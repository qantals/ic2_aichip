==> flow/design.v <==
`timescale 1ns/1ps
module conv3x3 (
    input clk,
    input rst_n,
    input [3:0] cnt,
    input signed [7:0] data0,
    input signed [7:0] data1,
    input signed [7:0] data2,
    input signed [7:0] data3,
    input signed [7:0] data4,
    input signed [7:0] data5,
    input signed [7:0] data6,
    input signed [7:0] data7,
    input signed [7:0] data8,
    input signed [7:0] weight0,
    input signed [7:0] weight1,
    input signed [7:0] weight2,
    input signed [7:0] weight3,
    input signed [7:0] weight4,
    input signed [7:0] weight5,
    input signed [7:0] weight6,
    input signed [7:0] weight7,
    input signed [7:0] weight8,
    output signed [7:0] ans
);
    reg signed [7:0] mul1,mul2;
    always @(*) begin
        case (cnt)
            0: begin mul1 = data0; mul2 = weight0; end
            1: begin mul1 = data1; mul2 = weight1; end
            2: begin mul1 = data2; mul2 = weight2; end
            3: begin mul1 = data3; mul2 = weight3; end
            4: begin mul1 = data4; mul2 = weight4; end
            5: begin mul1 = data5; mul2 = weight5; end
            6: begin mul1 = data6; mul2 = weight6; end
            7: begin mul1 = data7; mul2 = weight7; end
            8: begin mul1 = data8; mul2 = weight8; end
            9: begin mul1 = 0;     mul2 = 0;       end
            default: begin mul1 = 0; mul2 = 0;     end
        endcase
    end
    wire signed [15:0] product;
    assign product = mul1 * mul2;
    reg signed [19:0] sum_accum;
    wire signed [19:0] nxt_sum;
    assign nxt_sum = (cnt == 0) ? (0 + product) : (sum_accum + product);
    always @(posedge clk, negedge rst_n) begin
        if(~rst_n)
            sum_accum <= 0;
        else
            sum_accum <= nxt_sum;
    end
    assign ans = ($signed(sum_accum[19:8]) > 127) ? 8'd127 : (($signed(sum_accum[19:8]) < -128) ? -8'd128 : $signed(sum_accum[15:8]));
endmodule
-- From RTL to reports: conv3x3
The steps from the RTL of conv3x3 to its reports follow in flow order.
Lines are those of the file above, counted from 1.
Not given: n/a
- top: conv3x3
- clock: clk
- standard-cell library: sky130hd
- corner: tt_025C_1v80

-- Elaborated design
Yosys after proc, flatten, opt, wreduce and memory -nomap, before mapping. Enables and synchronous resets that opt folds into registers are not counted as muxes. Memory bits, and registers merged into a memory's read port (data or address), are not among the register bits. Print and check cells are not counted. Equal cells are merged and count once.
- noted elaborated cells: 19
- input bits at 150
- register bits at 20
- order comparisons at 2
- noted add/sub/neg operators: 1
- $mul: 1
- equal/unequal tests at 8
- multiplexer cells at 5
- reductions and logical operators: 1
- operator list (kind ; number):
    8-bit parallel mux with 9-bit select ; 2
    8-bit by 8-bit multiplier with 16-bit output ; 1
    20-bit by 16-bit adder with 20-bit output ; 1
    20-bit 2-to-1 mux ; 1
    4-bit by 3-bit equality test with 1-bit output (second input constant) ; 4
    8-bit 2-to-1 mux ; 2
    12-bit by 8-bit greater-than comparator with 1-bit output (second input constant) ; 1
    12-bit by 8-bit < comparator with 1-bit output (second input constant) ; 1
    4-bit by 2-bit equality test with 1-bit output (second input constant) ; 2
    4-bit by 1-bit equality test with 1-bit output (second input constant) ; 1
    4-bit equality test (second input constant) ; 1
    4-bit zero test ; 1

-- Depth
Yosys ltp: most cells in a row. Word level: on the elaborated netlist, between registers, memories and ports. Mapped: between sequential cells and ports; inverters and the memories' decode and read muxes count.
- noted depth in word-level cells: 5
- ABC_AREA: 1
- mapped depth at 42

-- Synthesis result
Source: synth_stat.txt of the flow (Yosys; design flattened, memories mapped). It holds for the ABC_AREA given above (unset counts as 0); a run with the other value may have another netlist.
- cell types (cell ; number ; area in all (um2)):
    sky130_fd_sc_hd__fa_1 ; 57 ; 1.14E+03
    sky130_fd_sc_hd__nand2_1 ; 257 ; 964.675
    sky130_fd_sc_hd__inv_1 ; 193 ; 724.445
    sky130_fd_sc_hd__ha_1 ; 50 ; 625.6
    sky130_fd_sc_hd__dfrtp_1 ; 20 ; 500.48
    sky130_fd_sc_hd__nand3_1 ; 96 ; 480.461
    sky130_fd_sc_hd__a21oi_1 ; 45 ; 225.216
    sky130_fd_sc_hd__nor2_1 ; 47 ; 176.419
    sky130_fd_sc_hd__nand4_1 ; 18 ; 112.608
    sky130_fd_sc_hd__o21ai_0 ; 22 ; 110.106
    sky130_fd_sc_hd__nand4_2 ; 8 ; 100.096
    sky130_fd_sc_hd__xor2_1 ; 11 ; 96.342
    sky130_fd_sc_hd__buf_6 ; 6 ; 67.565
    sky130_fd_sc_hd__buf_2 ; 11 ; 55.053
    sky130_fd_sc_hd__nor2_4 ; 4 ; 45.043
    sky130_fd_sc_hd__a31oi_1 ; 7 ; 43.792
    sky130_fd_sc_hd__xnor2_1 ; 5 ; 43.792
    sky130_fd_sc_hd__inv_2 ; 10 ; 37.536
Not listed: further types 29, cells in them 51.
- noted mapped cells: 918
- mapped flip-flops at 20
- area of sequential cells: 500.5 um2
- cell area after synthesis at 5994.5 um2

-- Worst setup path after synthesis
Source: OpenSTA report_checks on the synthesized netlist (no wires, ideal clock, input and output delay 20% of the period each), path of least setup slack; recovery checks are left aside. Register names are those of the netlist, which keeps one name where synthesis merged equal registers.
- path type: input to register
- start: input cnt[2]
- end: register sum_accum[19]
- buffers on the path: 1
- launch time at the first pin at 2180 ps
- noted data required time: 10783 ps
- library setup time: 117 ps
- data arrival time: 7653 ps
- noted clock period: 10900 ps
- driving pins on the path at 39
- path delay at 5590 ps
- slack: 3130 ps
- period reached after synthesis: 7770 ps
"path delay" is the arrival time less input delay plus setup time.
"driving pins on the path" counts driving pins, that of a launching flip-flop among them; a cell with two outputs on the path counts twice.
"period reached after synthesis" is the clock period less the worst setup slack; recovery checks do not enter. This is arithmetic on one report: input and output delays are still those of the set period (20% each).
Between the ends stands the longest chain of elaborated cells between them, by number of cells; it is not shown to be the way that was timed. Of several equally long chains one is given.
A line is the first line of the expression or statement that the cell stems from. Yosys adds cells for indexed reads and writes and turns some case tables into memories.
- cells stage by stage: sky130_fd_sc_hd__inv_2 -> sky130_fd_sc_hd__nor2_2 -> sky130_fd_sc_hd__nand2_2 -> sky130_fd_sc_hd__inv_4 -> sky130_fd_sc_hd__buf_6 -> sky130_fd_sc_hd__nand2_1 -> sky130_fd_sc_hd__nand3_1 -> sky130_fd_sc_hd__a21oi_1 -> sky130_fd_sc_hd__nand4_2 -> sky130_fd_sc_hd__nand2_1 -> sky130_fd_sc_hd__inv_1 -> sky130_fd_sc_hd__fa_1 -> sky130_fd_sc_hd__inv_1 -> sky130_fd_sc_hd__fa_1 -> sky130_fd_sc_hd__inv_1 -> sky130_fd_sc_hd__fa_1 -> sky130_fd_sc_hd__inv_1 -> sky130_fd_sc_hd__fa_1 -> [... 3 more ...] -> sky130_fd_sc_hd__nor2_1 -> sky130_fd_sc_hd__nand3_1 -> sky130_fd_sc_hd__nand3_1 -> sky130_fd_sc_hd__nand3_1 -> sky130_fd_sc_hd__nand2_1 -> sky130_fd_sc_hd__inv_1 -> sky130_fd_sc_hd__ha_1 -> sky130_fd_sc_hd__nand2_1 -> sky130_fd_sc_hd__nor2_1 -> sky130_fd_sc_hd__inv_1 -> sky130_fd_sc_hd__nor2_1 -> sky130_fd_sc_hd__nand3_1 -> sky130_fd_sc_hd__nand3_1 -> sky130_fd_sc_hd__nand2_1 -> sky130_fd_sc_hd__nand3_1 -> sky130_fd_sc_hd__nand2_1 -> sky130_fd_sc_hd__inv_1 -> sky130_fd_sc_hd__nor2_1
- cells in the longest elaborated chain: 5
- noted elaborated cells between the ends (all ways): 14
- RTL lines, path after synthesis (element ; line ; RTL):
    from (decl) ; 5 ; input [3:0] cnt,
    4-bit equality test ; 28 ; case (cnt)
    8-bit parallel mux with 9-bit select ; 28 ;
    8-bit by 8-bit multiplier with 16-bit output ; 43 ;
    20-bit by 16-bit adder with 20-bit output ; 46 ;
    20-bit 2-to-1 mux ; 46 ;
    to (assign) ; 49 ; sum_accum <= 0;
    to (assign) ; 51 ; sum_accum <= nxt_sum;
    to (decl) ; 44 ; reg signed [19:0] sum_accum;

-- Worst path after layout
Path of least setup slack in the final report of flow run A (OpenROAD, finished layout, wires in). Where an end is a register, its clock arrival counts in the times.
The path's times are printed in steps of 10 ps; the period is the one set.
- path type: input to register
- start: input weight2[4]
- end: register sum_accum[17]
- data arrival time: 7700 ps
- launch time at the first pin at 1820 ps
- slack: 1580 ps
- noted data required time: 9280 ps
- library setup time: 110 ps
- driving pins on the path at 32
- noted clock period: 9110 ps
- buffers on the path: 5
Between the ends stands the longest chain of elaborated cells between them, by number of cells; it is not shown to be the way that was timed. Of several equally long chains one is given.
- cells stage by stage: sky130_fd_sc_hd__clkdlybuf4s50_1 -> sky130_fd_sc_hd__nand3_1 -> sky130_fd_sc_hd__nand2_1 -> sky130_fd_sc_hd__a31oi_2 -> sky130_fd_sc_hd__nand4_4 -> sky130_fd_sc_hd__buf_4 -> sky130_fd_sc_hd__nand2_1 -> sky130_fd_sc_hd__inv_1 -> sky130_fd_sc_hd__fa_2 -> sky130_fd_sc_hd__fa_2 -> sky130_fd_sc_hd__fa_1 -> sky130_fd_sc_hd__inv_2 -> sky130_fd_sc_hd__fa_1 -> sky130_fd_sc_hd__inv_2 -> sky130_fd_sc_hd__ha_4 -> sky130_fd_sc_hd__nand2_4 -> sky130_fd_sc_hd__nor2_4 -> sky130_fd_sc_hd__buf_4 -> sky130_fd_sc_hd__nand3_1 -> sky130_fd_sc_hd__nand4_1 -> sky130_fd_sc_hd__xor2_1 -> sky130_fd_sc_hd__ha_1 -> sky130_fd_sc_hd__buf_6 -> sky130_fd_sc_hd__a21oi_4 -> sky130_fd_sc_hd__buf_4 -> sky130_fd_sc_hd__o21bai_1 -> sky130_fd_sc_hd__a21oi_2 -> sky130_fd_sc_hd__nand3_1 -> sky130_fd_sc_hd__nand2_1 -> sky130_fd_sc_hd__nand2_1 -> sky130_fd_sc_hd__nand2_1 -> sky130_fd_sc_hd__nand2_1
- cells in the longest elaborated chain: 4
- noted elaborated cells between the ends (all ways): 4
- source lines of those cells at 3
- RTL lines, path post-layout (element ; line ; RTL):
    from (decl) ; 17 ; input signed [7:0] weight2,
    8-bit parallel mux with 9-bit select ; 28 ; case (cnt)
    8-bit by 8-bit multiplier with 16-bit output ; 43 ;
    20-bit by 16-bit adder with 20-bit output ; 46 ;
    20-bit 2-to-1 mux ; 46 ;
    to (assign) ; 49 ; sum_accum <= 0;
    to (assign) ; 51 ; sum_accum <= nxt_sum;
    to (decl) ; 44 ; reg signed [19:0] sum_accum;

Ticket comment

Measured results for conv3x3: 2 stored runs of the Yosys and OpenROAD flow on sky130hd. The settings differ; the order carries no meaning. The constraints put input and output delay at 20% of the set period each and load the outputs with 0.01 pF.
By "clock period reached" is meant the clock period of the run minus its worst setup slack. This is arithmetic on one report: input and output delays are still those of the set period (20% each).
"worst setup path time" means the part of the period allowed to the worst setup path (the constraints hold back 20% at inputs and 20% at outputs) less its slack; where the path has registers, the arrival times of their clocks count too.
"total power of the final layout" is the tool's figure for a default switching activity; nothing was simulated.
"worst setup path time" is known to 10 ps.

Flow run A
Settings were period_ns = 9.11; CORE_UTILIZATION = 28; SETUP_SLACK_MARGIN = 2.46; CORE_ASPECT_RATIO = 1.85; CORE_MARGIN = 9; CELL_PAD_IN_SITES_GLOBAL_PLACEMENT = 3; CELL_PAD_IN_SITES_DETAIL_PLACEMENT = 1; ABC_AREA = 1; GPL_TIMING_DRIVEN = 1; GPL_ROUTABILITY_DRIVEN = 1; CTS_CLUSTER_SIZE = 64; CTS_CLUSTER_DIAMETER = 260; CAP_MARGIN = 40; SLEW_MARGIN = 35; MIN_ROUTING_LAYER = met2
- noted the standard-cell area after layout: 10865.4 um2
- noted the smallest hold slack: 591 ps
- clock period reached at 7528 ps
- worst setup path time: 5710 ps
- critical path kind: input to register
- post-route setup TNS: 0 ps
- die outline area at 27251.7 um2
- total power of the final layout at 3.562 mW
- setup slack of the critical path: 1582 ps
- Yosys chip area after synthesis: 5994.5 um2
- utilization after layout at 0.518

Flow run B
Settings were period_ns = 8.97; CAP_MARGIN = 20; CORE_MARGIN = 2; CORE_UTILIZATION = 40; SLEW_MARGIN = 20
- noted the standard-cell area after layout: 8310.5 um2
- noted the smallest hold slack: 592 ps
- clock period reached at 8846 ps
- worst setup path time: 7050 ps
- critical path kind: input to register
- post-route setup TNS: 0 ps
- die outline area at 13970.1 um2
- total power of the final layout at 2.332 mW
- setup slack of the critical path: 124 ps
- Yosys chip area after synthesis: 5216.3 um2
- utilization after layout at 0.656
