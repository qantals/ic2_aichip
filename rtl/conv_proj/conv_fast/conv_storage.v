==> flow/design.v <==
`timescale 1ns/1ps
module conv_storage(
    input clk,
    input rst_n,
    input in_vld,
    input [5:0] cnt,
    input [7:0] ans_3x3_D1,
    input [7:0] ans_3x3_D2,
    input [7:0] ans_3x3_D3,
    output reg [6*6*3*8-1:0] conv_lin
);
    always @(posedge clk, negedge rst_n) begin
        if(~rst_n)
            conv_lin <= 0;
        else if(in_vld) begin
            case (cnt)
                6'd0: begin
                    conv_lin[(0*6*6+0*6+0)*8 +: 8] <= ans_3x3_D1;
                    conv_lin[(1*6*6+0*6+0)*8 +: 8] <= ans_3x3_D2;
                    conv_lin[(2*6*6+0*6+0)*8 +: 8] <= ans_3x3_D3;
                end
                6'd1: begin
                    conv_lin[(0*6*6+0*6+1)*8 +: 8] <= ans_3x3_D1;
                    conv_lin[(1*6*6+0*6+1)*8 +: 8] <= ans_3x3_D2;
                    conv_lin[(2*6*6+0*6+1)*8 +: 8] <= ans_3x3_D3;
                end
                6'd2: begin
                    conv_lin[(0*6*6+0*6+2)*8 +: 8] <= ans_3x3_D1;
                    conv_lin[(1*6*6+0*6+2)*8 +: 8] <= ans_3x3_D2;
                    conv_lin[(2*6*6+0*6+2)*8 +: 8] <= ans_3x3_D3;
                end
                6'd3: begin
                    conv_lin[(0*6*6+0*6+3)*8 +: 8] <= ans_3x3_D1;
                    conv_lin[(1*6*6+0*6+3)*8 +: 8] <= ans_3x3_D2;
                    conv_lin[(2*6*6+0*6+3)*8 +: 8] <= ans_3x3_D3;
                end
                6'd4: begin
                    conv_lin[(0*6*6+0*6+4)*8 +: 8] <= ans_3x3_D1;
                    conv_lin[(1*6*6+0*6+4)*8 +: 8] <= ans_3x3_D2;
                    conv_lin[(2*6*6+0*6+4)*8 +: 8] <= ans_3x3_D3;
                end
                6'd5: begin
                    conv_lin[(0*6*6+0*6+5)*8 +: 8] <= ans_3x3_D1;
                    conv_lin[(1*6*6+0*6+5)*8 +: 8] <= ans_3x3_D2;
                    conv_lin[(2*6*6+0*6+5)*8 +: 8] <= ans_3x3_D3;
                end
                6'd6: begin
                    conv_lin[(0*6*6+1*6+0)*8 +: 8] <= ans_3x3_D1;
                    conv_lin[(1*6*6+1*6+0)*8 +: 8] <= ans_3x3_D2;
                    conv_lin[(2*6*6+1*6+0)*8 +: 8] <= ans_3x3_D3;
                end
                6'd7: begin
                    conv_lin[(0*6*6+1*6+1)*8 +: 8] <= ans_3x3_D1;
                    conv_lin[(1*6*6+1*6+1)*8 +: 8] <= ans_3x3_D2;
                    conv_lin[(2*6*6+1*6+1)*8 +: 8] <= ans_3x3_D3;
                end
                6'd8: begin
                    conv_lin[(0*6*6+1*6+2)*8 +: 8] <= ans_3x3_D1;
                    conv_lin[(1*6*6+1*6+2)*8 +: 8] <= ans_3x3_D2;
                    conv_lin[(2*6*6+1*6+2)*8 +: 8] <= ans_3x3_D3;
                end
                6'd9: begin
                    conv_lin[(0*6*6+1*6+3)*8 +: 8] <= ans_3x3_D1;
                    conv_lin[(1*6*6+1*6+3)*8 +: 8] <= ans_3x3_D2;
                    conv_lin[(2*6*6+1*6+3)*8 +: 8] <= ans_3x3_D3;
                end
                6'd10: begin
                    conv_lin[(0*6*6+1*6+4)*8 +: 8] <= ans_3x3_D1;
                    conv_lin[(1*6*6+1*6+4)*8 +: 8] <= ans_3x3_D2;
                    conv_lin[(2*6*6+1*6+4)*8 +: 8] <= ans_3x3_D3;
                end
                6'd11: begin
                    conv_lin[(0*6*6+1*6+5)*8 +: 8] <= ans_3x3_D1;
                    conv_lin[(1*6*6+1*6+5)*8 +: 8] <= ans_3x3_D2;
                    conv_lin[(2*6*6+1*6+5)*8 +: 8] <= ans_3x3_D3;
                end
                6'd12: begin
                    conv_lin[(0*6*6+2*6+0)*8 +: 8] <= ans_3x3_D1;
                    conv_lin[(1*6*6+2*6+0)*8 +: 8] <= ans_3x3_D2;
                    conv_lin[(2*6*6+2*6+0)*8 +: 8] <= ans_3x3_D3;
                end
                6'd13: begin
                    conv_lin[(0*6*6+2*6+1)*8 +: 8] <= ans_3x3_D1;
                    conv_lin[(1*6*6+2*6+1)*8 +: 8] <= ans_3x3_D2;
                    conv_lin[(2*6*6+2*6+1)*8 +: 8] <= ans_3x3_D3;
                end
                6'd14: begin
                    conv_lin[(0*6*6+2*6+2)*8 +: 8] <= ans_3x3_D1;
                    conv_lin[(1*6*6+2*6+2)*8 +: 8] <= ans_3x3_D2;
                    conv_lin[(2*6*6+2*6+2)*8 +: 8] <= ans_3x3_D3;
                end
                6'd15: begin
                    conv_lin[(0*6*6+2*6+3)*8 +: 8] <= ans_3x3_D1;
                    conv_lin[(1*6*6+2*6+3)*8 +: 8] <= ans_3x3_D2;
                    conv_lin[(2*6*6+2*6+3)*8 +: 8] <= ans_3x3_D3;
                end
                6'd16: begin
                    conv_lin[(0*6*6+2*6+4)*8 +: 8] <= ans_3x3_D1;
                    conv_lin[(1*6*6+2*6+4)*8 +: 8] <= ans_3x3_D2;
                    conv_lin[(2*6*6+2*6+4)*8 +: 8] <= ans_3x3_D3;
                end
                6'd17: begin
                    conv_lin[(0*6*6+2*6+5)*8 +: 8] <= ans_3x3_D1;
                    conv_lin[(1*6*6+2*6+5)*8 +: 8] <= ans_3x3_D2;
                    conv_lin[(2*6*6+2*6+5)*8 +: 8] <= ans_3x3_D3;
                end
                6'd18: begin
                    conv_lin[(0*6*6+3*6+0)*8 +: 8] <= ans_3x3_D1;
                    conv_lin[(1*6*6+3*6+0)*8 +: 8] <= ans_3x3_D2;
                    conv_lin[(2*6*6+3*6+0)*8 +: 8] <= ans_3x3_D3;
                end
                6'd19: begin
                    conv_lin[(0*6*6+3*6+1)*8 +: 8] <= ans_3x3_D1;
                    conv_lin[(1*6*6+3*6+1)*8 +: 8] <= ans_3x3_D2;
                    conv_lin[(2*6*6+3*6+1)*8 +: 8] <= ans_3x3_D3;
                end
                6'd20: begin
                    conv_lin[(0*6*6+3*6+2)*8 +: 8] <= ans_3x3_D1;
                    conv_lin[(1*6*6+3*6+2)*8 +: 8] <= ans_3x3_D2;
                    conv_lin[(2*6*6+3*6+2)*8 +: 8] <= ans_3x3_D3;
                end
                6'd21: begin
                    conv_lin[(0*6*6+3*6+3)*8 +: 8] <= ans_3x3_D1;
                    conv_lin[(1*6*6+3*6+3)*8 +: 8] <= ans_3x3_D2;
                    conv_lin[(2*6*6+3*6+3)*8 +: 8] <= ans_3x3_D3;
                end
                6'd22: begin
                    conv_lin[(0*6*6+3*6+4)*8 +: 8] <= ans_3x3_D1;
                    conv_lin[(1*6*6+3*6+4)*8 +: 8] <= ans_3x3_D2;
                    conv_lin[(2*6*6+3*6+4)*8 +: 8] <= ans_3x3_D3;
                end
                6'd23: begin
                    conv_lin[(0*6*6+3*6+5)*8 +: 8] <= ans_3x3_D1;
                    conv_lin[(1*6*6+3*6+5)*8 +: 8] <= ans_3x3_D2;
                    conv_lin[(2*6*6+3*6+5)*8 +: 8] <= ans_3x3_D3;
                end
                6'd24: begin
                    conv_lin[(0*6*6+4*6+0)*8 +: 8] <= ans_3x3_D1;
                    conv_lin[(1*6*6+4*6+0)*8 +: 8] <= ans_3x3_D2;
                    conv_lin[(2*6*6+4*6+0)*8 +: 8] <= ans_3x3_D3;
                end
                6'd25: begin
                    conv_lin[(0*6*6+4*6+1)*8 +: 8] <= ans_3x3_D1;
                    conv_lin[(1*6*6+4*6+1)*8 +: 8] <= ans_3x3_D2;
                    conv_lin[(2*6*6+4*6+1)*8 +: 8] <= ans_3x3_D3;
                end
                6'd26: begin
                    conv_lin[(0*6*6+4*6+2)*8 +: 8] <= ans_3x3_D1;
                    conv_lin[(1*6*6+4*6+2)*8 +: 8] <= ans_3x3_D2;
                    conv_lin[(2*6*6+4*6+2)*8 +: 8] <= ans_3x3_D3;
                end
                6'd27: begin
                    conv_lin[(0*6*6+4*6+3)*8 +: 8] <= ans_3x3_D1;
                    conv_lin[(1*6*6+4*6+3)*8 +: 8] <= ans_3x3_D2;
                    conv_lin[(2*6*6+4*6+3)*8 +: 8] <= ans_3x3_D3;
                end
                6'd28: begin
                    conv_lin[(0*6*6+4*6+4)*8 +: 8] <= ans_3x3_D1;
                    conv_lin[(1*6*6+4*6+4)*8 +: 8] <= ans_3x3_D2;
                    conv_lin[(2*6*6+4*6+4)*8 +: 8] <= ans_3x3_D3;
                end
                6'd29: begin
                    conv_lin[(0*6*6+4*6+5)*8 +: 8] <= ans_3x3_D1;
                    conv_lin[(1*6*6+4*6+5)*8 +: 8] <= ans_3x3_D2;
                    conv_lin[(2*6*6+4*6+5)*8 +: 8] <= ans_3x3_D3;
                end
                6'd30: begin
                    conv_lin[(0*6*6+5*6+0)*8 +: 8] <= ans_3x3_D1;
                    conv_lin[(1*6*6+5*6+0)*8 +: 8] <= ans_3x3_D2;
                    conv_lin[(2*6*6+5*6+0)*8 +: 8] <= ans_3x3_D3;
                end
                6'd31: begin
                    conv_lin[(0*6*6+5*6+1)*8 +: 8] <= ans_3x3_D1;
                    conv_lin[(1*6*6+5*6+1)*8 +: 8] <= ans_3x3_D2;
                    conv_lin[(2*6*6+5*6+1)*8 +: 8] <= ans_3x3_D3;
                end
                6'd32: begin
                    conv_lin[(0*6*6+5*6+2)*8 +: 8] <= ans_3x3_D1;
                    conv_lin[(1*6*6+5*6+2)*8 +: 8] <= ans_3x3_D2;
                    conv_lin[(2*6*6+5*6+2)*8 +: 8] <= ans_3x3_D3;
                end
                6'd33: begin
                    conv_lin[(0*6*6+5*6+3)*8 +: 8] <= ans_3x3_D1;
                    conv_lin[(1*6*6+5*6+3)*8 +: 8] <= ans_3x3_D2;
                    conv_lin[(2*6*6+5*6+3)*8 +: 8] <= ans_3x3_D3;
                end
                6'd34: begin
                    conv_lin[(0*6*6+5*6+4)*8 +: 8] <= ans_3x3_D1;
                    conv_lin[(1*6*6+5*6+4)*8 +: 8] <= ans_3x3_D2;
                    conv_lin[(2*6*6+5*6+4)*8 +: 8] <= ans_3x3_D3;
                end
                6'd35: begin
                    conv_lin[(0*6*6+5*6+5)*8 +: 8] <= ans_3x3_D1;
                    conv_lin[(1*6*6+5*6+5)*8 +: 8] <= ans_3x3_D2;
                    conv_lin[(2*6*6+5*6+5)*8 +: 8] <= ans_3x3_D3;
                end
                default: conv_lin <= conv_lin;
            endcase
        end
    end
endmodule
* Tool chain data of conv_storage *
Tool output for the design above, in the order of the flow.
Lines are those of the file above, counted from 1.
Library cell names are shortened.
A cell with -- has no value.

design
  top module = conv_storage
  clock = clk
  standard-cell library = sky130hd
  timing corner = tt_025C_1v80

* After elaboration *
Source: Yosys, flattened and elaborated, memories not mapped. Widths are those after wreduce. Registers that Yosys merges into a memory's read port (data or address) are not register bits. Print and check cells do not count. Equal cells are merged and count once.

operators by class
  eq/ne operators = 35
  reductions and logical operators = 37

operators by type and width
  operator                                        number
  == test 6 x 5 -> 1 bit (second input constant)  16
  AND reduction 2 bit                             36
  == test 6 x 4 -> 1 bit (second input constant)  8
  == test 6 x 3 -> 1 bit (second input constant)  4
  == test 6 bit (second input constant)           4
  == test 6 x 2 -> 1 bit (second input constant)  2
  == test 6 x 1 -> 1 bit (second input constant)  1
  zero test 6 bit                                 1

bit counts
  flip-flop bits (word level) = 864
  output and inout port bits = 864

* Longest topological paths *
Depth = most cells in a row (Yosys ltp): at word level without a register or memory, in the mapped netlist without a sequential cell, where the memories' decode and read muxes count.

logic depth
  depth in word-level cells = 2
  ABC_AREA = 0
  gate-level depth with buffers = 6
  depth with buffers taken out = 3

* After synthesis *
Yosys stat after the flow's synthesis: flattened, memories mapped to cells. It holds for the ABC_AREA given above (unset counts as 0); a run with the other value may have another netlist.
Totals and module areas in this step are rounded.

cells by type
  type      number
  dfrtp_1   864
  mux2_2    670
  mux2_1    194
  buf_2     79
  clkbuf_1  74
  nand2_1   30
  buf_1     24
  nor4b_2   4
  nand4_2   3
  and3b_1   4
  and4bb_2  2
  nor4_2    2
  nor4b_4   1
  buf_4     2
  and4bb_1  1
  nor2b_1   2
  nor3b_2   1
  nand4b_1  1

Not listed: further types 3, cells in them 4.

mapped netlist
  mapped cells = 1962
  synthesis area = 33000 um^2
  flip-flops = 864
  buffer cells = 179

* Worst setup path after synthesis *
OpenSTA on the mapped netlist: ideal clock, no wires. The path of least setup slack (recovery checks aside). Input and output delay are each 20% of the period. Register names are those of the netlist, which keeps one name where synthesis merged equal registers.

path post-synthesis
  kind = in2reg
  start = input cnt[1]
  end = register conv_lin[847]
  clock period = 2180 ps
  input delay = 436 ps
  launch time at the first pin = 436 ps
  data arrival time = 1664 ps
  setup slack = 389 ps
  path delay = 1356 ps
  driving pins on the path = 5
  path buffers = 2
  period reached after synthesis = 1791 ps

"path delay" is the arrival time less input delay plus setup time.
"driving pins on the path": output pins that drive a net of the path, with the launching flip-flop's if there is one; two outputs of one cell count as two.
"period reached after synthesis" = period - worst setup slack (recovery checks aside). The figure is calculated, with input and output delays left at 20% of the set period.
The rows between start and end are the longest chain of elaborated cells between them; the timing report does not say that the signal goes this way. Where chains are equally long, one stands for them.
Each line given opens the expression or statement behind the cell; cells for indexed reads and writes are added by Yosys, which also makes memories of some case tables.
At most two assigning lines are given for a register; there are more.

between the ends, post-synthesis
  cells stage by stage = buf_2 -> nor4b_2 -> nand2_1 -> buf_2 -> mux2_1
  length of the longest elaborated chain = 2
  elaborated cells between the ends (all ways) = 2
  RTL lines with such cells = 1
  those cells by class = 1 x eq/ne; 1 x reduce/logical

RTL lines, path post-synthesis
  what                 line  RTL
  start: declaration   6     input [5:0] cnt,
  == test 6 bit        16    case (cnt)
  AND reduction 2 bit  --
  end: assignment      185   conv_lin[(2*6*6+5*6+3)*8 +: 8] <= ans_3x3_D3;
  end: assignment      197   default: conv_lin <= conv_lin;
  end: declaration     10    output reg [6*6*3*8-1:0] conv_lin

* Path in the finished layout *
Path of least setup slack in the final report of stored run 1 (OpenROAD, finished layout, wires in). Where an end is a register, its clock arrival counts in the times.
The path's times are printed in steps of 10 ps; the period is the one set.

path after layout
  kind = in2reg
  start = input cnt[1]
  end = register conv_lin[39]
  clock period = 1610 ps
  input delay = 320 ps
  launch time at the first pin = 320 ps
  data arrival time = 2130 ps
  setup slack = 0 ps
  driving pins on the path = 6
  path buffers = 3

The rows between start and end are the longest chain of elaborated cells between them; the timing report does not say that the signal goes this way. Where chains are equally long, one stands for them.
At most two assigning lines are given for a register; there are more.

between the ends, after layout
  cells stage by stage = clkdlybuf4s50_1 -> buf_12 -> nor4_2 -> nand2_1 -> buf_12 -> mux2_2
  length of the longest elaborated chain = 2
  elaborated cells between the ends (all ways) = 2
  RTL lines with such cells = 1
  those cells by class = 1 x eq/ne; 1 x reduce/logical

RTL lines, path after layout
  what                    line  RTL
  start: declaration      6     input [5:0] cnt,
  == test 6 x 3 -> 1 bit  16    case (cnt)
  AND reduction 2 bit     --
  end: assignment         38    conv_lin[(0*6*6+0*6+4)*8 +: 8] <= ans_3x3_D1;
  end: assignment         197   default: conv_lin <= conv_lin;
  end: declaration        10    output reg [6*6*3*8-1:0] conv_lin

Settings and measured results of 2 stored flow runs for module conv_storage (sky130hd), not sorted in any way. The constraints put input and output delay at 20% of the set period each and load the outputs with 0.01 pF.
By "worst setup path time" is meant the share of the clock period that the worst setup path is allowed (20% is reserved at inputs, 20% at outputs), minus its slack. Clock arrival times at its registers enter into it.
"total power of the final layout" is the tool's figure for a default switching activity; nothing was simulated.
"worst setup path time" is known to 10 ps.
The results are shown rounded.
A setting shown as . is not set for that run.

setting or result                        stored run 1  stored run 2
period_ns                                1.61          1.15
CAP_MARGIN                               20            20
CORE_MARGIN                              2             2
CORE_UTILIZATION                         40            43
SLEW_MARGIN                              20            20
SETUP_SLACK_MARGIN                       .             0.08
PLACE_DENSITY                            .             0.51
CELL_PAD_IN_SITES_GLOBAL_PLACEMENT       .             2
ABC_AREA                                 .             0
MAX_ROUTING_LAYER                        .             met5
total power of the final layout (µW)     57000         89000
setup TNS (ps)                           0             -200000
worst setup slack after layout (ps)      1             -290
worst setup path time (ps)               1290          1210
type of the worst setup path             in2reg        reg2out
utilization in the final report          0.54          0.67
mapped cell area after synthesis (um^2)  33000         33000
die outline area (um^2)                  84000         78000
