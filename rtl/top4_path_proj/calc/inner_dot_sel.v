==> flow/design.v <==
`timescale 1ns/1ps
module inner_dot_T2_utility #(
    parameter SUM_WIDTH = 20
)(
    input clk,
    input rst_n,
    input in_vld,
    input signed [7:0] data0,
    input signed [7:0] data1,
    input signed [7:0] data2,
    input signed [7:0] data3,
    input signed [7:0] data4,
    input signed [7:0] data5,
    input signed [7:0] data6,
    input signed [7:0] data7,
    input signed [7:0] data8,
    input signed [7:0] weight0,
    input signed [7:0] weight1,
    input signed [7:0] weight2,
    input signed [7:0] weight3,
    input signed [7:0] weight4,
    input signed [7:0] weight5,
    input signed [7:0] weight6,
    input signed [7:0] weight7,
    input signed [7:0] weight8,
    output signed [SUM_WIDTH-1:0] ans
);
    wire signed [15:0] product0,product1,product2,product3,product4,product5,product6,product7,product8;
    assign product0 = data0 * weight0;
    assign product1 = data1 * weight1;
    assign product2 = data2 * weight2;
    assign product3 = data3 * weight3;
    assign product4 = data4 * weight4;
    assign product5 = data5 * weight5;
    assign product6 = data6 * weight6;
    assign product7 = data7 * weight7;
    assign product8 = data8 * weight8;
    reg signed [15:0] product0_reg;
    reg signed [15:0] product1_reg;
    reg signed [15:0] product2_reg;
    reg signed [15:0] product3_reg;
    reg signed [15:0] product4_reg;
    reg signed [15:0] product5_reg;
    reg signed [15:0] product6_reg;
    reg signed [15:0] product7_reg;
    reg signed [15:0] product8_reg;
    always @(posedge clk, negedge rst_n) begin
        if(~rst_n) begin
            product0_reg <= 0;
            product1_reg <= 0;
            product2_reg <= 0;
            product3_reg <= 0;
            product4_reg <= 0;
            product5_reg <= 0;
            product6_reg <= 0;
            product7_reg <= 0;
            product8_reg <= 0;
        end
        else if(in_vld) begin
            product0_reg <= product0;
            product1_reg <= product1;
            product2_reg <= product2;
            product3_reg <= product3;
            product4_reg <= product4;
            product5_reg <= product5;
            product6_reg <= product6;
            product7_reg <= product7;
            product8_reg <= product8;
        end
    end
    wire signed [SUM_WIDTH-1:0] sum0,sum1,sum2,sum3;
    assign sum0 = product0_reg + product1_reg;
    assign sum1 = product2_reg + product3_reg;
    assign sum2 = product4_reg + product5_reg;
    assign sum3 = product6_reg + product7_reg;
    wire signed [SUM_WIDTH-1:0] sum00,sum11;
    assign sum00 = sum0 + sum1;
    assign sum11 = sum2 + sum3;
    wire signed [SUM_WIDTH-1:0] sum000;
    assign sum000 = sum00 + sum11;
    assign ans = sum000 + product8_reg;
endmodule
`timescale 1ns/1ps
module inner_dot_sel #(
    parameter SUM_WIDTH = 21
)(
    input clk,
    input rst_n,
    input in_vld,
    input [$clog2(69)-1:0] cnt,
    input [7:0] data0_sel0,
    input [7:0] data1_sel0,
    input [7:0] data2_sel0,
    input [7:0] data3_sel0,
    input [7:0] data4_sel0,
    input [7:0] data5_sel0,
    input [7:0] data6_sel0,
    input [7:0] data7_sel0,
    input [7:0] data8_sel0,
    input [7:0] data0_sel1,
    input [7:0] data1_sel1,
    input [7:0] data2_sel1,
    input [7:0] data3_sel1,
    input [7:0] data4_sel1,
    input [7:0] data5_sel1,
    input [7:0] data6_sel1,
    input [7:0] data7_sel1,
    input [7:0] data8_sel1,
    input [7:0] weight0_sel0,
    input [7:0] weight1_sel0,
    input [7:0] weight2_sel0,
    input [7:0] weight3_sel0,
    input [7:0] weight4_sel0,
    input [7:0] weight5_sel0,
    input [7:0] weight6_sel0,
    input [7:0] weight7_sel0,
    input [7:0] weight8_sel0,
    input [7:0] weight0_sel1,
    input [7:0] weight1_sel1,
    input [7:0] weight2_sel1,
    input [7:0] weight3_sel1,
    input [7:0] weight4_sel1,
    input [7:0] weight5_sel1,
    input [7:0] weight6_sel1,
    input [7:0] weight7_sel1,
    input [7:0] weight8_sel1,
    output [SUM_WIDTH-1:0] dot
);
    wire sel;
    assign sel = (cnt == 67);    
    wire [7:0] data0;
    wire [7:0] data1;
    wire [7:0] data2;
    wire [7:0] data3;
    wire [7:0] data4;
    wire [7:0] data5;
    wire [7:0] data6;
    wire [7:0] data7;
    wire [7:0] data8;
    assign data0 = sel ? data0_sel1 : data0_sel0;
    assign data1 = sel ? data1_sel1 : data1_sel0;
    assign data2 = sel ? data2_sel1 : data2_sel0;
    assign data3 = sel ? data3_sel1 : data3_sel0;
    assign data4 = sel ? data4_sel1 : data4_sel0;
    assign data5 = sel ? data5_sel1 : data5_sel0;
    assign data6 = sel ? data6_sel1 : data6_sel0;
    assign data7 = sel ? data7_sel1 : data7_sel0;
    assign data8 = sel ? data8_sel1 : data8_sel0;
    wire [7:0] weight0;
    wire [7:0] weight1;
    wire [7:0] weight2;
    wire [7:0] weight3;
    wire [7:0] weight4;
    wire [7:0] weight5;
    wire [7:0] weight6;
    wire [7:0] weight7;
    wire [7:0] weight8;
    assign weight0 = sel ? weight0_sel1 : weight0_sel0;
    assign weight1 = sel ? weight1_sel1 : weight1_sel0;
    assign weight2 = sel ? weight2_sel1 : weight2_sel0;
    assign weight3 = sel ? weight3_sel1 : weight3_sel0;
    assign weight4 = sel ? weight4_sel1 : weight4_sel0;
    assign weight5 = sel ? weight5_sel1 : weight5_sel0;
    assign weight6 = sel ? weight6_sel1 : weight6_sel0;
    assign weight7 = sel ? weight7_sel1 : weight7_sel0;
    assign weight8 = sel ? weight8_sel1 : weight8_sel0;
    inner_dot_T2_utility #(
        .SUM_WIDTH(SUM_WIDTH)
    ) u_inner_dot_D1(
        .clk(clk),
        .rst_n(rst_n),
        .in_vld(in_vld),
        .data0(data0),
        .data1(data1),
        .data2(data2),
        .data3(data3),
        .data4(data4),
        .data5(data5),
        .data6(data6),
        .data7(data7),
        .data8(data8),
        .weight0(weight0),
        .weight1(weight1),
        .weight2(weight2),
        .weight3(weight3),
        .weight4(weight4),
        .weight5(weight5),
        .weight6(weight6),
        .weight7(weight7),
        .weight8(weight8),
        .ans(dot)
    );
endmodule
# Tool chain data of inner_dot_sel
# Tool output for the design above, in the order of the flow.
# Line numbers count from 1 in the design file above.
# Library cell names are shortened.
# Not given: --
[design]
top = "inner_dot_sel"
clock = "clk"
cell_library = "sky130hd"
corner = "tt_025C_1v80"

# Elaborated design
# Source: Yosys, flattened and elaborated, memories not mapped. Widths are those after wreduce; folded enables and synchronous resets count as part of the registers. Registers that Yosys merges into a memory's read port (data or address) are not register bits. Print and check cells do not count. Equal cells are merged and count once.
[word_totals]
regBits = 144
output_inout_bits = 21
[op_classes]
addsub = 8
multipliers = 9
n_eq = 1
muxes = 18
[ops]
columns = ["operator", "count"]
rows = [
  ["multiplier 8 x 8 -> 16 bit", 9],
  ["two-way mux 8 bit", 18],
  ["adder 16 x 16 -> 17 bit", 4],
  ["adder 21 bit", 3],
  ["adder 21 x 16 -> 21 bit", 1],
  ["equality test 7 bit (second input constant)", 1],
]

# Logic depth
# Longest topological path by Yosys (ltp), each cell counted once; first at word level (registers and memories cut), then after technology mapping (sequential cells cut; the memories' decode and read muxes count).
[depth]
ltp_word = 4
ABC_AREA = 0
depth_mapped = 27

# After synthesis
# The flow's flattened synthesis, as Yosys stat reports it; memories are mapped. The netlist is that of the ABC_AREA named above (0 if unset); the other value can give another one.
# The area totals of this step are shown rounded.
[types]
columns = ["type", "count", "area_total_um2"]
rows = [
  ["fa_1", 552, 1.11E+04],
  ["ha_1", 346, 4.33E+03],
  ["nand3_1", 747, 3.74E+03],
  ["dfrtp_1", 144, 3.6E+03],
  ["inv_1", 762, 2.86E+03],
  ["nand2_1", 574, 2.15E+03],
  ["xnor2_1", 147, 1.29E+03],
  ["and3_1", 181, 1.13E+03],
  ["a31oi_1", 174, 1.09E+03],
  ["mux2_2", 73, 822.038],
  ["buf_1", 164, 615.59],
  ["a21oi_1", 92, 460.442],
  ["o21a_1", 61, 457.939],
  ["clkbuf_1", 118, 442.925],
  ["nor2_1", 104, 390.374],
  ["o21ai_0", 67, 335.322],
  ["a21o_1", 41, 307.795],
  ["a211oi_1", 39, 292.781],
]
# Other cell types: 52; their cells: 417.
[mapped]
mapped_cells = 4803
yosys_area_um2 = 38300
seqArea_um2 = 3600
ffs = 144
n_buf = 331
# The figures by module come from a second, unflattened synthesis with its own total; it is not the netlist above.
[hier_totals]
cells_unflattened = 3420
hier_area_um2 = 32800
# Rows give one instance, submodules left out.
[modules]
columns = ["mod", "n_inst", "cells", "area_um2", "seq_area_um2"]
rows = [
  ["inner_dot_T2_utility #(SUM_WIDTH=21)", 1, 3258, 31000, 3600],
  ["inner_dot_sel", 1, 162, 1760, 0.0],
]

# Path before layout
# Path of least setup slack by OpenSTA after synthesis, without wires, with an ideal clock, recovery checks aside; 20% of the period is set as input and as output delay. Where synthesis merged equal registers, the netlist keeps one of their names.
[synth_timing]
path_type = "flip-flop to output port"
start = "register (name not given)"
end = "output dot[19]"
tclk_ns = 7.57
output_delay_ns = 1.514
arrival_ns = 5.201
slack_ns = 0.855
delay_ns = 5.201
stages = 23
n_path_buf = 0
synth_period_reached_ns = 6.715
# "delay_ns" is the arrival time less input delay plus setup time.
# At an output port there is no setup time.
# "stages" counts driving pins, that of a launching flip-flop among them; a cell with two outputs on the path counts twice.
# "synth_period_reached_ns" = period - worst setup slack (recovery checks aside). The figure is calculated, with input and output delays left at 20% of the set period.
# The rows between start and end are the longest chain of elaborated cells between them; the timing report does not say that the signal goes this way. Where chains are equally long, one stands for them.
# Each line given opens the expression or statement behind the cell; cells for indexed reads and writes are added by Yosys, which also makes memories of some case tables.
[synth_between]
cell_sequence = "dfrtp_1 ha_1 fa_1 a211oi_1 o21ai_1 a21o_1 a21oi_2 o21bai_1 a21oi_1 xnor2_1 fa_1 fa_1 inv_1 fa_1 inv_1 ha_1 and3_1 or2_1 o22a_1 a41oi_1 o21ai_1 a31oi_1 xnor2_1"
elab_chain_cells = 4
cone_cells = 4
cone_classes = "add/sub: 4"
[synth_lines]
columns = ["item", "line_no", "source"]
rows = [
  ["start, declared", 45, ""],
  ["start, assigned", 56, ""],
  ["start, assigned", 67, ""],
  ["adder 16 x 16 -> 17 bit", 75, ""],
  ["adder 21 bit", 78, "assign sum11 = sum2 + sum3;"],
  ["adder 21 bit", 80, "assign sum000 = sum00 + sum11;"],
  ["adder 21 x 16 -> 21 bit", 81, ""],
  ["end, declared", 127, "output [SUM_WIDTH-1:0] dot"],
]

# Timing after layout
# Path of least setup slack in the final report of flow run A (OpenROAD, finished layout, wires in). Where an end is a register, its clock arrival counts in the times.
[layout_timing]
path_type = "flip-flop to output port"
start = "register (name not given)"
end = "output dot[18]"
tclk_ns = 10.9
output_delay_ns = 2.18
arrival_ns = 6.92
slack_ns = 1.80
stages = 24
n_path_buf = 1
# The rows between start and end are the longest chain of elaborated cells between them; the timing report does not say that the signal goes this way. Where chains are equally long, one stands for them.
[layout_between]
cell_sequence = "dfrtp_1 ha_1 fa_1 a211oi_1 o21ai_1 a21o_1 a21oi_2 o21bai_1 a21oi_1 xnor2_1 fa_1 fa_1 inv_1 fa_1 inv_1 ha_1 and3_1 a21boi_1 o21ai_1 o31ai_1 a41o_1 a21oi_1 xnor2_1 clkdlybuf4s50_1"
elab_chain_cells = 4
cone_cells = 4
cone_classes = "add/sub: 4"
[layout_lines]
columns = ["item", "line_no", "source"]
rows = [
  ["start, declared", 44, ""],
  ["start, assigned", 55, ""],
  ["start, assigned", 66, ""],
  ["adder 16 x 16 -> 17 bit", 75, ""],
  ["adder 21 bit", 78, "assign sum11 = sum2 + sum3;"],
  ["adder 21 bit", 80, "assign sum000 = sum00 + sum11;"],
  ["adder 21 x 16 -> 21 bit", 81, ""],
  ["end, declared", 127, "output [SUM_WIDTH-1:0] dot"],
]

# Stored flow runs of inner_dot_sel (2 of them; Yosys, OpenROAD, sky130hd). They differ in their settings and are not a sequence. Constraints: input delay and output delay 20% of the set period each, output load 0.01 pF.
# By "period_less_ws_ns" is meant the clock period of the run minus its worst setup slack. This is arithmetic on one report: input and output delays are still those of the set period (20% each).
# By "worst_path_allowed_less_slack_ns" is meant the share of the clock period that the worst setup path is allowed (20% is reserved at inputs, 20% at outputs), minus its slack. Clock arrival times at its registers enter into it.
# The measured numbers are rounded.

[[run]]
name = "flow run A"
[run.settings]
period_ns = 10.9
CORE_UTILIZATION = 30
PLACE_DENSITY_LB_ADDON = 0.18
TNS_END_PERCENT = 50
GPL_TIMING_DRIVEN = 1
GPL_ROUTABILITY_DRIVEN = 1
MIN_ROUTING_LAYER = "met2"
CAP_MARGIN = 20
CORE_MARGIN = 2
SLEW_MARGIN = 20
[run.results]
finalUtil_frac = 0.34
worst_hold_slack_ns = 0.503
finish.stdcell_area_um2 = 43200
worst_path_allowed_less_slack_ns = 6.92
path_kind = "flip-flop to output port"
ys_area_um2 = 38300
period_less_ws_ns = 9.097
final_setup_tns_ns = 0.000
dieArea_um2 = 130000
setup_ws_ns = 1.80

[[run]]
name = "flow run B"
[run.settings]
period_ns = 13.1
CORE_UTILIZATION = 62
SETUP_SLACK_MARGIN = 1.9
PLACE_DENSITY = 0.45
CORE_ASPECT_RATIO = 1.45
CORE_MARGIN = 4
CELL_PAD_IN_SITES_GLOBAL_PLACEMENT = 0
TNS_END_PERCENT = 10
ABC_AREA = 1
MIN_ROUTING_LAYER = "met1"
MAX_ROUTING_LAYER = "met5"
CAP_MARGIN = 20
SLEW_MARGIN = 20
[run.results]
finalUtil_frac = 0.707
worst_hold_slack_ns = 0.486
finish.stdcell_area_um2 = 40100
worst_path_allowed_less_slack_ns = 6.16
path_kind = "input port to flip-flop"
ys_area_um2 = 35600
period_less_ws_ns = 8.777
final_setup_tns_ns = 0.000
dieArea_um2 = 61400
setup_ws_ns = 4.32
